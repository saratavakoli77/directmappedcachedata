==> flow/design.v <==
module cacheController ( input clk, rst, cache_ready, input [13 : 0] hit_count, output reg cache_read, cache_write, output reg [14:0] address);
	reg [13:0] all_attempts;
	integer hit_rate_;
	integer hit_count_;
	integer all_attempts_;
	always@(posedge clk, posedge rst) begin
		if (rst) begin
			address <= 15'd1024;
			all_attempts <= 14'b0;
		end
		else begin
			cache_write <= 1'b0;
			cache_read  <= (all_attempts < 14'd8192) ? 1'b1 : 1'b0;
			if (all_attempts < 14'd8192 && cache_ready) begin	
				address <= address + 15'd1;
				all_attempts <= all_attempts + 14'd1;
			end
		end
	end
	always@(hit_count, all_attempts) begin
		hit_count_ = hit_count;
		all_attempts_ = all_attempts;
		hit_rate_ = (hit_count_ * 100)/all_attempts_;
	end
endmodule
# [Tool chain data of cacheController]
# What the tools print for cacheController, step after step.
# Lines are those of the file above, counted from 1.
# Operators: Yosys type, input widths -> output width; for muxes data width and select width s.
# Library cell names are shortened.
# A cell with -- has no value.
[design] top_module="cacheController" clock_port="clk" cell_library="sky130hd" pvt_corner="tt_025C_1v80"

# [Elaborated design]
# Counts by Yosys on the flattened word-level netlist (proc, flatten, opt, wreduce; memories kept). Register bits leave out memories and registers merged into their read ports (data or address); mux counts leave out enables and synchronous resets folded into registers. Print and check cells are left out. Cells with the same type and inputs are merged into one.
[op_classes] n_addsub=2 n_reduce_logical=1 compare=1 n_mux=1
[op_table] operator="$add 15x1->15 const B" count=1
[op_table] operator="$add 14x1->14 const B" count=1
[op_table] operator="$lt 14x14->1 const B" count=1
[op_table] operator="$logic_and 1x1->1" count=1
[op_table] operator="$mux 1" count=1
[bits] regBits=30 inputBits=17 out_inout_bits=17 wordCells=8

# [Logic depth]
# Yosys ltp: most cells in a row. Word level: on the elaborated netlist, between registers, memories and ports. Mapped: between sequential cells and ports; inverters and the memories' decode and read muxes count.
[depth] word_depth=2 ABC_AREA=0 depth_mapped=5 mapped_depth_nobuf=4

# [After synthesis]
# Yosys stat after the flow's synthesis: flattened, memories mapped to cells. It holds for the ABC_AREA given above (unset counts as 0); a run with the other value may have another netlist.
# The area totals of this step are shown rounded.
[mapped] n_buf=2 flip_flops=30 seq_area_um2=757 mapped_area_um2=1340 cells=115
[by_type] cell="dfrtp_1" count=28 area_total_um2=700.672
[by_type] cell="xnor2_1" count=18 area_total_um2=157.651
[by_type] cell="nand2_1" count=19 area_total_um2=71.318
[by_type] cell="xor2_1" count=8 area_total_um2=70.067
[by_type] cell="nand4_1" count=10 area_total_um2=62.56
[by_type] cell="nor4_2" count=3 area_total_um2=37.536
[by_type] cell="edfxtp_1" count=1 area_total_um2=30.029
[by_type] cell="dfstp_2" count=1 area_total_um2=26.275
[by_type] cell="ha_1" count=2 area_total_um2=25.024
[by_type] cell="nor2_1" count=6 area_total_um2=22.522
[by_type] cell="nand4_4" count=1 area_total_um2=21.27
[by_type] cell="and3_1" count=3 area_total_um2=18.768
[by_type] cell="nand3_1" count=3 area_total_um2=15.014
[by_type] cell="nor2b_4" count=1 area_total_um2=13.763
[by_type] cell="nand4_2" count=1 area_total_um2=12.512
[by_type] cell="buf_6" count=1 area_total_um2=11.261
[by_type] cell="inv_1" count=3 area_total_um2=11.261
[by_type] cell="nor3_1" count=2 area_total_um2=10.01
# Not listed: further types 4, cells in them 4.

# [Timing after synthesis]
# Path of least setup slack by OpenSTA after synthesis, without wires, with an ideal clock, recovery checks aside; 20% of the period is set as input and as output delay. Where synthesis merged equal registers, the netlist keeps one of their names.
[synth_path] kind="reg2reg" start="reg address[3]" end="reg address[14]" required_ns=1.501 clock_period_ns=1.58 setup_ns=0.079 arrival_time_ns=1.253 launch_ns=0.000 n_path_buf=0 slack_ns=0.247 driving_pins=5 path_delay_ns=1.332 synth_period_reached_ns=1.333
# "path_delay_ns" = arrival - input delay + setup time.
# "driving_pins" counts driving pins, that of a launching flip-flop among them; a cell with two outputs on the path counts twice.
# "synth_period_reached_ns" = period - worst setup slack (recovery checks aside). The figure is calculated, with input and output delays left at 20% of the set period.
# The rows between start and end are the longest chain of elaborated cells between them; the timing report does not say that the signal goes this way. Where chains are equally long, one stands for them.
# Each line given opens the expression or statement behind the cell; cells for indexed reads and writes are added by Yosys, which also makes memories of some case tables.
[synth_via] cell_sequence="dfrtp_1 -> and3_1 -> nand4_2 -> nor4_2 -> xor2_1" elab_chain_cells=1 cells_between=1 lines_between=1 cone_classes="add/sub (1)"
[synth_lines] element="start: declaration" line_no=1 rtl="module cacheController ( input clk, rst, cache_ready, input [13 : 0] hit_count, output reg cache_read, cache_w ..."
[synth_lines] element="start: assignment" line_no=8 rtl="address <= 15'd1024;"
[synth_lines] element="start: assignment" line_no=15 rtl="address <= address + 15'd1;"
[synth_lines] element="$add 15x1->15" line_no=15
[synth_lines] element="end: assignment" line_no=8
[synth_lines] element="end: assignment" line_no=15
[synth_lines] element="end: declaration" line_no=1

# [Worst path after layout]
# Path of least setup slack in the final report of job 1 (OpenROAD, finished layout, wires in). Where an end is a register, its clock arrival counts in the times.
[layout_path] kind="reg2out" start="reg address[6]" end="out address[6]" arrival_time_ns=1.35 launch_ns=0.31 output_delay_ns=0.33 clock_period_ns=1.65 driving_pins=2 slack_ns=-0.03 n_path_buf=1 required_ns=1.32
[layout_via] cell_sequence="dfrtp_1 -> clkdlybuf4s50_1" elab_chain_cells=0 cells_between=0 lines_between=0
[layout_lines] element="start: declaration" line_no=1 rtl="module cacheController ( input clk, rst, cache_ready, input [13 : 0] hit_count, output reg cache_read, cache_w ..."
[layout_lines] element="start: assignment" line_no=8 rtl="address <= 15'd1024;"
[layout_lines] element="start: assignment" line_no=15 rtl="address <= address + 15'd1;"
[layout_lines] element="end: declaration" line_no=1

Subject: flow runs of cacheController

Hi,

Measured results for cacheController: 2 stored runs of the Yosys and OpenROAD flow on sky130hd. The settings differ; the order carries no meaning. The constraints put input and output delay at 20% of the set period each and load the outputs with 0.01 pF.
By "timing.achieved_period_ns" is meant the clock period of the run minus its worst setup slack. This is arithmetic on one report: input and output delays are still those of the set period (20% each).
"worst_path_time_ns" = time allowed to the worst setup path (clock period - input delay - output delay, where it has them) - its slack; a late launch clock adds to it, a late capture clock takes from it.
"total_power_mw" rests on the timing tool's default activity at the inputs, not on a simulated workload.
Results are given in rounded form.

[flow] job 1: files
==> flow/run.sh <==
#!/bin/bash
# the make line also repeats the synthesis and layout settings of config.mk as NAME=value (left out here)
make -C /OpenROAD-flow-scripts/flow DESIGN_CONFIG=/design/flow/config.mk WORK_HOME=/design/flow/orfs CLKGATE_MAP_FILE= finish
==> flow/config.mk <==
export PLATFORM = sky130hd
export DESIGN_NAME = cacheController
export DESIGN_NICKNAME = cacheController
export VERILOG_FILES = /design/flow/design.v
export SDC_FILE = /design/flow/constraint.sdc
export NUM_CORES = 4
export LEC_CHECK = 0
export CAP_MARGIN = 20
export CORE_ASPECT_RATIO = 0.75
export CORE_MARGIN = 2
export CORE_UTILIZATION = 67
export CTS_CLUSTER_DIAMETER = 85
export CTS_CLUSTER_SIZE = 32
export HOLD_SLACK_MARGIN = 0.01
export MAX_ROUTING_LAYER = met4
export SETUP_SLACK_MARGIN = -0.1
export SLEW_MARGIN = 25
==> flow/constraint.sdc <==
create_clock -name core_clock -period 1.65 [get_ports {clk}]
set_input_delay 0.3300 -clock core_clock [delete_from_list [all_inputs] [get_ports {clk}]]
set_output_delay 0.3300 -clock core_clock [all_outputs]
set_load 0.01 [all_outputs]

[flow] job 1: metrics
[metrics] worstSetupSlack_ns = -0.029
[metrics] design.die.area_um2 = 2380
[metrics] worst_path_time_ns = 1.35
[metrics] worst_path_kind = reg2out
[metrics] utilization_pct = 91.3
[metrics] synthArea_um2 = 1340
[metrics] timing.achieved_period_ns = 1.679
[metrics] post_route_stdcell_area_um2 = 1650
[metrics] setupTns_ns = -0.084
[metrics] total_power_mw = 1.23

[flow] job 2: files
==> flow/run.sh <==
#!/bin/bash
# the make line also repeats the synthesis and layout settings of config.mk as NAME=value (left out here)
make -C /OpenROAD-flow-scripts/flow DESIGN_CONFIG=/design/flow/config.mk WORK_HOME=/design/flow/orfs CLKGATE_MAP_FILE= finish
==> flow/config.mk <==
export PLATFORM = sky130hd
export DESIGN_NAME = cacheController
export DESIGN_NICKNAME = cacheController
export VERILOG_FILES = /design/flow/design.v
export SDC_FILE = /design/flow/constraint.sdc
export NUM_CORES = 4
export LEC_CHECK = 0
export CAP_MARGIN = 20
export CELL_PAD_IN_SITES_DETAIL_PLACEMENT = 1
export CELL_PAD_IN_SITES_GLOBAL_PLACEMENT = 2
export CORE_MARGIN = 2
export CORE_UTILIZATION = 50
export MAX_ROUTING_LAYER = met4
export SETUP_SLACK_MARGIN = 0.22
export SLEW_MARGIN = 25
==> flow/constraint.sdc <==
create_clock -name core_clock -period 0.897 [get_ports {clk}]
set_input_delay 0.1794 -clock core_clock [delete_from_list [all_inputs] [get_ports {clk}]]
set_output_delay 0.1794 -clock core_clock [all_outputs]
set_load 0.01 [all_outputs]

[flow] job 2: not finished: clock tree synthesis ended with error DPL-0033

Regards
